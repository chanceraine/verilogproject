==> flow/design.v <==
module adder(input clk,
	input writeEnabled,
	input [50:0]line,
	input loadOutReady,
	input [15:0]loadOut,
	input [3:0]loadOutSrc,
	output [3:0]nextRA,
	output [1:0]RAFilled,
	output floatOutReady,
	output [15:0]floatOut,
	output [3:0]floatOutSrc,
	output [3:0]floatOutReg,
	output isJeq,
	output jeqTaken);
	wire [3:0]nextRA = (rs0 == 0) ? 0 :
				  (rs1 == 0) ? 1 :
				  16'hF;
    wire [1:0]RAFilled = rs0[46:46] + rs1[46:46];  
    reg [50:0]rs0 = 0;
    reg [50:0]rs1 = 0; 
    wire [15:0]floatOut = (float0Ready && (rs0Opcode == 1 || rs0Opcode == 5)) ? rs0Add :
                        (float1Ready && (rs1Opcode == 1 || rs1Opcode == 5)) ? rs1Add :
                        (float0Ready && (rs0Opcode == 6)) ? rs0Reg :
                        (float1Ready && (rs1Opcode == 6)) ? rs1Reg :
                        16'hF;
    wire [3:0]floatOutSrc = (float0Ready) ? 0 :
                        (float1Ready) ? 1 :
                        16'hF;
    wire [3:0]floatOutReg = (float0Ready && (rs0Opcode == 1 || rs0Opcode == 5)) ? rs0Reg :
                        (float1Ready && (rs1Opcode == 1)) ? rs1Reg :
                        16'hF;
    wire floatOutReady = float0Ready || float1Ready;
    wire isJeq = (float0Ready && (rs0Opcode == 6)) || (float1Ready && (rs1Opcode == 6));
    wire jeqTaken = isJeq && ((float0Ready && rs0Jeq) || (float1Ready && rs1Jeq));
    wire float0Ready = rs0[46:46] && rs0[25:25] && rs0[4:4];  
    wire [3:0]rs0Opcode = rs0[45:42];
    wire [3:0]rs0src0 = rs0[24:21];
    wire [3:0]rs0src1 = rs0[3:0];
    wire [3:0]rs0Reg = rs0[50:47];
    wire [15:0]rs0v0 = rs0[41:26];
    wire [15:0]rs0v1 = rs0[20:5];   
    wire [15:0]rs0Add = rs0v0 + rs0v1;
    wire [15:0]rs0Jeq = (rs0v0 == rs0v1);
    wire float1Ready = !float0Ready && rs1[46:46] && rs1[25:25] && rs1[4:4];  
    wire [3:0]rs1Opcode = rs1[45:42];
    wire [3:0]rs1src0 = rs1[24:21];
    wire [3:0]rs1src1 = rs1[3:0];
    wire [3:0]rs1Reg = rs1[50:47];
    wire [15:0]rs1v0 = rs1[41:26];
    wire [15:0]rs1v1 = rs1[20:5];
    wire [15:0]rs1Add = rs1v0 + rs1v1;
    wire [15:0]rs1Jeq = (rs1v0 == rs1v1);
    always @(posedge clk) begin
        if(writeEnabled) begin
        	if(nextRA == 0) begin
        		rs0 <= line;
        	end
        	if(nextRA == 1) begin
        		rs1 <= line;
        	end
        end
        if(float0Ready) begin
            rs0 <= 0;
            if((rs1src0 == floatOutSrc) && (rs1 != 0)) begin
                rs1[41:26] <= floatOut;
                rs1[25:25] <= 1;
    			rs1[24:21] <= 16'hF;
            end
            if((rs1src1 == floatOutSrc) && (rs1 != 0)) begin
                rs1[20:5] <= floatOut;
                rs1[4:4] <= 1;
                rs1[3:0] <= 16'hF;
            end
        end
        else if(float1Ready) begin
        	rs1 <= 0;
            if((rs0src0 == floatOutSrc) && (rs0 != 0)) begin
                rs0[41:26] <= floatOut;
                rs0[25:25] <= 1;
            end
            if((rs0src1 == floatOutSrc) && (rs0 != 0)) begin
                rs0[20:5] <= floatOut;
                rs0[4:4] <= 1;
            end
        end
        if(loadOutReady) begin
            if((rs0src0 == loadOutSrc) && !rs0[25:25]) begin
                rs0[41:26] <= loadOut;
                rs0[25:25] <= 1;
            end
            if((rs0src1 == loadOutSrc) && !rs0[4:4]) begin
                rs0[20:5] <= loadOut;
                rs0[4:4] <= 1;
            end   
            if((rs1src0 == loadOutSrc) && !rs1[25:25]) begin
                rs1[41:26] <= loadOut;
                rs1[25:25] <= 1;
                rs1[24:21] <= 16'hF;
            end
            if((rs1src1 == loadOutSrc) && !rs1[4:4]) begin
                rs1[20:5] <= loadOut;
                rs1[4:4] <= 1;
                rs1[3:0] <= 16'hF;
            end     
        end
    end
endmodule
Tool chain data of adder

Tool output for the design above, in the order of the flow.
Line numbers count from 1 in the design file above.
Operators carry their Yosys type and port widths (W data, S select, Z words).
Library cell names are shortened.
The mark n/a stands for no value.

Top module: adder
Clock port: clk
Library: sky130hd
Library corner: tt_025C_1v80

After elaboration

Source: Yosys, flattened and elaborated, memories not mapped. Widths are those after wreduce. Registers that Yosys merges into a memory's read port (data or address) are not register bits. Print and check cells do not count. Equal cells are merged and count once.

Register bits: 102
Input port bits: 74
Output and inout port bits: 33
Cells after elaboration: 146

$add $sub $neg: 3
Eq/ne operators: 17
Muxes and demuxes: 84
Reductions and logical operators: 37

Operators with widths:

| operator             | count |
| $mux W16             | 30 |
| $logic_not A51 Y1    | 2 |
| $reduce_bool A51 Y1  | 2 |
| $mux W4              | 22 |
| $mux W9              | 4 |
| $logic_and A1 B16 Y1 | 2 |
| $add A16 B16 Y16     | 2 |
| $eq A16 B16 Y1       | 2 |
| $eq A4 B4 Y1         | 8 |
| $mux W1              | 28 |
| $logic_and A1 B1 Y1  | 19 |
| $eq A4 B3 Y1 const B | 4 |
| $eq A4 B1 Y1 const B | 3 |
| $logic_or A1 B1 Y1   | 5 |
| $logic_not A1 Y1     | 5 |
| $logic_not A4 Y1     | 1 |
| $add A1 B1 Y2        | 1 |
| $reduce_and A2 Y1    | 1 |

Depth

Longest topological path by Yosys (ltp), each cell counted once; first at word level (registers and memories cut), then after technology mapping (sequential cells cut; the memories' decode and read muxes count).

Depth after elaboration: 16
ABC_AREA: 0
Depth in mapped cells: 10
Mapped depth without buffers: 9

Synthesis result

Source: synth_stat.txt of the flow (Yosys; design flattened, memories mapped). It holds for the ABC_AREA given above (unset counts as 0); a run with the other value may have another netlist.

Cell types:

| type      | count | area in all (sq um) |
| dfxtp_1   | 102   | 2.04E+03 |
| a21oi_1   | 101   | 505.485 |
| ha_1      | 31    | 387.872 |
| nor2_1    | 89    | 334.07 |
| a211oi_1  | 33    | 247.738 |
| a21o_1    | 30    | 225.216 |
| nor4_1    | 28    | 175.168 |
| xnor2_1   | 18    | 157.651 |
| clkbuf_1  | 41    | 153.898 |
| nand2_1   | 40    | 150.144 |
| o21ai_0   | 26    | 130.125 |
| a22o_1    | 11    | 96.342 |
| inv_1     | 24    | 90.086 |
| o21a_1    | 12    | 90.086 |
| o31ai_1   | 12    | 90.086 |
| a2111oi_0 | 10    | 87.584 |
| and3_1    | 14    | 87.584 |
| a221oi_1  | 9     | 78.826 |

Not listed: further types 55, cells in them 200.

Cells in the netlist: 831
Synthesis area: 6,653.9 sq um
Area of sequential cells: 2,042.0 sq um
Mapped flip-flops: 102
Buffer cells: 58

Timing after synthesis

OpenSTA on the mapped netlist: ideal clock, no wires. The path of least setup slack (recovery checks aside). Input and output delay are each 20% of the period. Register names are those of the netlist, which keeps one name where synthesis merged equal registers.

Path type: register to output
Start: register rs1[12]
End: output port floatOut[13]
Clock period: 3.22 ns
External output delay: 0.644 ns
Launch time at the first pin: 0.000 ns
Arrival: 2.381 ns
Data required time: 2.576 ns
Path slack: 0.195 ns
Delay of the path: 2.381 ns
Driving pins on the path: 8
Buffers on the path: 0
Synthesis period reached: 3.025 ns

"delay of the path" is the arrival time less input delay plus setup time.
At an output port there is no setup time.
"driving pins on the path": output pins that drive a net of the path, with the launching flip-flop's if there is one; two outputs of one cell count as two.
"synthesis period reached" = period - worst setup slack (recovery checks aside). The figure is calculated, with input and output delays left at 20% of the set period.
The rows between start and end are the longest chain of elaborated cells between them; the timing report does not say that the signal goes this way. Where chains are equally long, one stands for them.
Each line given opens the expression or statement behind the cell; cells for indexed reads and writes are added by Yosys, which also makes memories of some case tables.
At most two assigning lines are given for a register; there are more.

Cells stage by stage: dfxtp_1 ha_1 or2_2 a31o_2 a221oi_1 a2111oi_0 or2_0 or2_2
Length of the longest elaborated chain: 3
Elaborated cells on any way between the ends: 3
Source lines of those cells: 3
Classes of those cells: add/sub: 1; mux: 2

Ends and longest elaborated chain, after synthesis:

| item               | line | text |
| start: declaration | 20   | `reg [50:0]rs1 = 0;` |
| start: assignment  | 59   | `rs1 <= line;` |
| start: assignment  | 70   | `rs1[20:5] <= floatOut;` |
| $add A16 B16 Y16   | 51   | `wire [15:0]rs1Add = rs1v0 + rs1v1;` |
| $mux W16           | 22   | `(float1Ready && (rs1Opcode == 1 \|\| rs1Opcode == 5)) ? rs1Add :` |
| $mux W16           | 21   | `wire [15:0]floatOut = (float0Ready && (rs0Opcode == 1 \|\| rs0Opcode == 5)) ? rs0Add :` |
| end: declaration   | 10   | `output [15:0]floatOut,` |

Timing after layout

Path of least setup slack in the final report of entry B (OpenROAD, finished layout, wires in). Where an end is a register, its clock arrival counts in the times.

Path type: register to output
Start: register rs0[5]
End: output port floatOut[10]
Clock period: 3.12 ns
External output delay: 0.62 ns
Launch time at the first pin: 0.37 ns
Arrival: 2.80 ns
Data required time: 2.50 ns
Path slack: -0.30 ns
Driving pins on the path: 11
Buffers on the path: 2

The rows between start and end are the longest chain of elaborated cells between them; the timing report does not say that the signal goes this way. Where chains are equally long, one stands for them.
At most two assigning lines are given for a register; there are more.

Cells stage by stage: dfxtp_2 ha_4 fa_2 a21o_1 a311oi_4 or2_4 buf_6 o21bai_1 xnor2_1 o211ai_1 buf_2
Length of the longest elaborated chain: 2
Elaborated cells on any way between the ends: 2
Source lines of those cells: 2
Classes of those cells: add/sub: 1; mux: 1

Ends and longest elaborated chain, post-layout:

| item               | line | text |
| start: declaration | 19   | `reg [50:0]rs0 = 0;` |
| start: assignment  | 56   | `rs0 <= line;` |
| start: assignment  | 82   | `rs0[20:5] <= floatOut;` |
| $add A16 B16 Y16   | 42   | `wire [15:0]rs0Add = rs0v0 + rs0v1;` |
| $mux W16           | 21   | `wire [15:0]floatOut = (float0Ready && (rs0Opcode == 1 \|\| rs0Opcode == 5)) ? rs0Add :` |
| end: declaration   | 10   | `output [15:0]floatOut,` |

## Implementation results

Measured data: module adder, platform sky130hd, 2 stored runs of the flow under differing settings, order arbitrary. Input and output delays are each 20% of the period that was set; the output load is 0.01 pF.
"reached clock period": clock period set for the run, less the worst setup slack. It is reckoned from that one timing run; input and output delays stay at 20% of the period that was set.
"power" is the tool's figure for a default switching activity; nothing was simulated.

## Entry A

==> flow/run.sh <==
#!/bin/bash
# the make line also repeats the synthesis and layout settings of config.mk as NAME=value (left out here)
make -C /OpenROAD-flow-scripts/flow DESIGN_CONFIG=/design/flow/config.mk WORK_HOME=/design/flow/orfs CLKGATE_MAP_FILE= finish
==> flow/config.mk <==
export PLATFORM = sky130hd
export DESIGN_NAME = adder
export DESIGN_NICKNAME = adder
export VERILOG_FILES = /design/flow/design.v
export SDC_FILE = /design/flow/constraint.sdc
export NUM_CORES = 4
export LEC_CHECK = 0
export CAP_MARGIN = 20
export CORE_MARGIN = 2
export CORE_UTILIZATION = 67
export CTS_CLUSTER_DIAMETER = 135
export CTS_CLUSTER_SIZE = 73
export MIN_ROUTING_LAYER = met2
export SLEW_MARGIN = 20
==> flow/constraint.sdc <==
create_clock -name core_clock -period 1.99 [get_ports {clk}]
set_input_delay 0.3980 -clock core_clock [delete_from_list [all_inputs] [get_ports {clk}]]
set_output_delay 0.3980 -clock core_clock [all_outputs]
set_load 0.01 [all_outputs]

Entry A: stopped before the end: placement reported DPL-0038

## Entry B

==> flow/run.sh <==
#!/bin/bash
# the make line also repeats the synthesis and layout settings of config.mk as NAME=value (left out here)
make -C /OpenROAD-flow-scripts/flow DESIGN_CONFIG=/design/flow/config.mk WORK_HOME=/design/flow/orfs CLKGATE_MAP_FILE= finish
==> flow/config.mk <==
export PLATFORM = sky130hd
export DESIGN_NAME = adder
export DESIGN_NICKNAME = adder
export VERILOG_FILES = /design/flow/design.v
export SDC_FILE = /design/flow/constraint.sdc
export NUM_CORES = 4
export LEC_CHECK = 0
export CAP_MARGIN = 20
export CORE_MARGIN = 2
export CORE_UTILIZATION = 40
export SETUP_SLACK_MARGIN = 0.71
export SLEW_MARGIN = 20
==> flow/constraint.sdc <==
create_clock -name core_clock -period 3.12 [get_ports {clk}]
set_input_delay 0.6240 -clock core_clock [delete_from_list [all_inputs] [get_ports {clk}]]
set_output_delay 0.6240 -clock core_clock [all_outputs]
set_load 0.01 [all_outputs]

| result of entry B | value |
|---|---|
| worst-case hold slack | 0.518 ns |
| lowest setup slack | -0.299 ns |
| reached clock period | 3.419 ns |
| area of the synthesized netlist | 6,653.9 sq um |
| standard-cell area after routing | 12,190.4 sq um |
| overall die area | 17,682.4 sq um |
| utilization in the final report | 74.3 % |
| power | 10.471 mW |
