==> flow/design.v <==
module isb(input clk,
	input pause,
    input outEnable,  
    output outReady,
    output [15:0]dataOut,  
    input inEnable,  
    output inReady,
    input [15:0]dataIn);  
reg [15:0]buffer[0:31];
reg [4:0]head = 0;
reg [4:0]tail = 0;
reg [4:0]count = 0;
wire inReady = (count < 32);
wire pause;
wire [15:0]dataOut = (outReady && outEnable && (count > 0)) ? buffer[head] :
					 (outReady && outEnable) ? dataIn :
					 16'hxxxx;	
wire empty = (count == 0);
wire outReady = !empty || inEnable;
always @(posedge clk) begin
	if(!empty) begin
		if(outEnable && !pause) begin
			count <= count - 1;
			if(head == 31) begin
				head <= 0;
			end
			else begin
				head <= head + 1;
			end
		end
	end	
	else begin
		if(outEnable && pause) begin
			count <= count + 1;
			buffer[tail] <= dataIn;
			if(tail == 31) begin
				tail <= 0;
			end
			else begin
				tail <= tail + 1;
			end
		end
	end
	if(inEnable) begin
		if(!(count == 0 && outEnable)) begin  
			count <= count + 1;
			buffer[tail] <= dataIn;
			if(tail == 31) begin
				tail <= 0;
			end
			else begin
				tail <= tail + 1;
			end
		end
	end
end
endmodule
# From RTL to reports: isb

Tool output for the design above, in the order of the flow.
Line numbers count from 1 in the design file above.
Operators: Yosys type, input widths -> output width; for muxes data width and select width s.
Cell names lack the library's common part.
The mark n/a stands for no value.

Top: isb
Clock input: clk
Cell library: sky130hd
Timing corner: tt_025C_1v80

# Word-level counts

Source: Yosys, flattened and elaborated, memories not mapped. Widths are those after wreduce. Registers that Yosys merges into a memory's read port (data or address) are not register bits. Print and check cells do not count. Equal cells are merged and count once.
Memory sizes are those after Yosys's memory passes, which may raise the word count (mostly to a power of two), join words into wider ones and drop unused or constant bits.

Register bits after elaboration: 15
Bits in writable memories: 512
Memories kept: 1

Memories:

| name   | words | bits a word | read ports | write ports | line | text |
| buffer | 32    | 16          | 1          | 1           | 9    | `reg [15:0]buffer[0:31];` |

Add/sub/neg operators: 4
$lt $le $gt $ge: 2
Equality and inequality tests: 2
Multiplexer cells: 21
Bitwise logic cells: 2
Reduce/logical cells: 10

Operators with widths:

| kind                | number |
| $mux 16             | 7 |
| $mux 5              | 10 |
| $add 5x1->5 const B | 3 |
| $eq 5x5->1 const B  | 2 |
| $lt 5x6->1 const B  | 1 |
| $logic_and 1x1->1   | 5 |
| $sub 5x1->5 const B | 1 |
| $gt 5x1->1 const B  | 1 |
| $logic_not 5->1     | 1 |
| $mux 1              | 4 |
| $logic_not 1->1     | 2 |
| $reduce_and 2->1    | 1 |
| $or 1x1->1          | 1 |
| $logic_or 1x1->1    | 1 |
| $not 1->1           | 1 |

# Logic depth

Longest topological path by Yosys (ltp), each cell counted once; first at word level (registers and memories cut), then after technology mapping (sequential cells cut; the memories' decode and read muxes count).

Depth in word-level cells: 6
ABC_AREA: 0
Mapped depth: 9
Depth with buffers taken out: 7

# Synthesis result

Yosys stat after the flow's synthesis: flattened, memories mapped to cells. It holds for the ABC_AREA given above (unset counts as 0); a run with the other value may have another netlist.
Totals and module areas in this step are rounded.

Cell types:

| cell type | number |
| edfxtp_1  | 517 |
| mux2i_1   | 114 |
| mux4_2    | 48 |
| nor2_1    | 106 |
| mux2_2    | 32 |
| nand2_1   | 62 |
| o22ai_1   | 33 |
| dfxtp_1   | 10 |
| mux2_1    | 16 |
| a221o_1   | 16 |
| a311oi_1  | 16 |
| a211oi_1  | 17 |
| ha_1      | 10 |
| o211ai_1  | 16 |
| nor2b_1   | 19 |
| a31oi_1   | 18 |
| buf_2     | 21 |
| clkbuf_1  | 27 |

Not listed: further types 32, cells in them 94.

Cell count: 1192
Synthesis area: 21090 um^2
Flip-flop cells: 527
Buffers: 69

# Worst setup path after synthesis

Path of least setup slack by OpenSTA after synthesis, without wires, with an ideal clock, recovery checks aside; 20% of the period is set as input and as output delay. Where synthesis merged equal registers, the netlist keeps one of their names.

Path kind: register to register
Start: register count[1]
End: memory buffer[19][0]
Clock period: 2980 ps
Setup time: 413 ps
Launch time at the first pin: 0 ps
Data arrival time: 2580 ps
Data required time: 2567 ps
Setup slack: -13 ps
Path delay: 2993 ps
Stages on the path: 7
Path buffers: 0
Period reached after synthesis: 2993 ps

"path delay" = arrival - input delay + setup time.
"stages on the path" counts driving pins, that of a launching flip-flop among them; a cell with two outputs on the path counts twice.
"period reached after synthesis" = period - worst setup slack (recovery checks aside). The figure is calculated, with input and output delays left at 20% of the set period.
The rows between start and end are the longest chain of elaborated cells between them; the timing report does not say that the signal goes this way. Where chains are equally long, one stands for them.
Each line given opens the expression or statement behind the cell; cells for indexed reads and writes are added by Yosys, which also makes memories of some case tables.
At most two assigning lines are given for a register; there are more.
Only ways into the end's enable, where the timed path ends, are counted here.

Path through: dfxtp_1 > inv_1 > ha_1 > nor4b_2 > nand2_2 > mux2i_1 > nor3b_1
Cells in the longest elaborated chain: 5

Ends and longest elaborated chain, after synthesis:

| what              | line | text |
| start, declared   | 12   | `reg [4:0]count = 0;` |
| start, assigned   | 23   | `count <= count - 1;` |
| start, assigned   | 34   | `count <= count + 1;` |
| $logic_not 5->1   | 45   | `if(!(count == 0 && outEnable)) begin` |
| $logic_and 1x1->1 | 45   |  |
| $mux 1            | 45   |  |
| $mux 1            | 44   | `if(inEnable) begin` |
| $or 1x1->1        | n/a  |  |
| end, declared     | 9    | `reg [15:0]buffer[0:31];` |

# Timing after layout

Path of least setup slack in the final report of flow run 1 (OpenROAD, finished layout, wires in). Where an end is a register, its clock arrival counts in the times.
The report prints the path's times to 10 ps; the period is as set.

Path kind: register to output
Start: register head[1]
End: output dataOut[7]
Clock period: 5560 ps
Output delay: 1110 ps
Launch time at the first pin: 550 ps
Data arrival time: 4110 ps
Data required time: 4450 ps
Setup slack: 340 ps
Stages on the path: 10
Path buffers: 4

The rows between start and end are the longest chain of elaborated cells between them; the timing report does not say that the signal goes this way. Where chains are equally long, one stands for them.
The chain passes a memory read, where the word-level depth is cut; so it can be longer than that depth.

Path through: edfxtp_1 > buf_2 > buf_2 > nand2_1 > clkbuf_1 > o22ai_1 > nor2_1 > a311oi_1 > a221o_1 > clkdlybuf4s50_1
Cells in the longest elaborated chain: 2

Ends and longest elaborated chain, after layout:

| what            | line | text |
| start, declared | 10   | `reg [4:0]head = 0;` |
| start, assigned | 25   | `head <= 0;` |
| start, assigned | 28   | `head <= head + 1;` |
| $mem_v2 32x16   | 9    | `reg [15:0]buffer[0:31];` |
| $mux 16         | 15   | `wire [15:0]dataOut = (outReady && outEnable && (count > 0)) ? buffer[head] :` |
| end, declared   | 5    | `output [15:0]dataOut,` |

Add stored flow runs of isb

Module isb, platform sky130hd: 2 stored runs of the flow (Yosys, OpenROAD) with differing settings, in no particular order. Input and output delays are each 20% of the period that was set; the output load is 0.01 pF.
"achieved period" is the run's clock period less its worst setup slack. It is reckoned from that one timing run; input and output delays stay at 20% of the period that was set.
"critical setup path time": the worst setup path's part of the clock period (all of it between registers, 20% less for each end at a port) less its slack. A launch clock that arrives late makes it longer, a capture clock that arrives late makes it shorter.
"overall power" is the tool's figure for a default switching activity; nothing was simulated.
"critical setup path time" is known to 10 ps.
Measured values are rounded.
Settings: n/a = not set for that run.

| name                                  | flow run 1         | flow run 2         |
| period_ns                             | 5.56               | 5.91               |
| CORE_UTILIZATION                      | 72                 | 60                 |
| SETUP_SLACK_MARGIN                    | 0.07               | n/a                |
| CELL_PAD_IN_SITES_GLOBAL_PLACEMENT    | 1                  | 0                  |
| CELL_PAD_IN_SITES_DETAIL_PLACEMENT    | 0                  | 1                  |
| ABC_AREA                              | 0                  | 0                  |
| GPL_TIMING_DRIVEN                     | 0                  | 0                  |
| GPL_ROUTABILITY_DRIVEN                | 1                  | n/a                |
| CAP_MARGIN                            | 20                 | 10                 |
| CORE_MARGIN                           | 2                  | 10                 |
| SLEW_MARGIN                           | 20                 | 20                 |
| PLACE_DENSITY_LB_ADDON                | n/a                | 0.13               |
| CORE_ASPECT_RATIO                     | n/a                | 0.83               |
| netlist area reported by Yosys (um^2) | 21090              | 21090              |
| overall power (mW)                    | 9.049              | 8.839              |
| utilization after routing             | 0.819              | 0.687              |
| std-cell area (final layout) (um^2)   | 23570              | 23830              |
| critical setup path time (ps)         | 4110               | 4270               |
| type of the worst setup path          | register to output | register to output |
| final setup TNS (ps)                  | 0                  | 0                  |
| worst setup slack after layout (ps)   | 337                | 457                |
| final worst hold slack (ps)           | 513                | 515                |
| achieved period (ps)                  | 5223               | 5453               |
| total die area (um^2)                 | 30670              | 43080              |
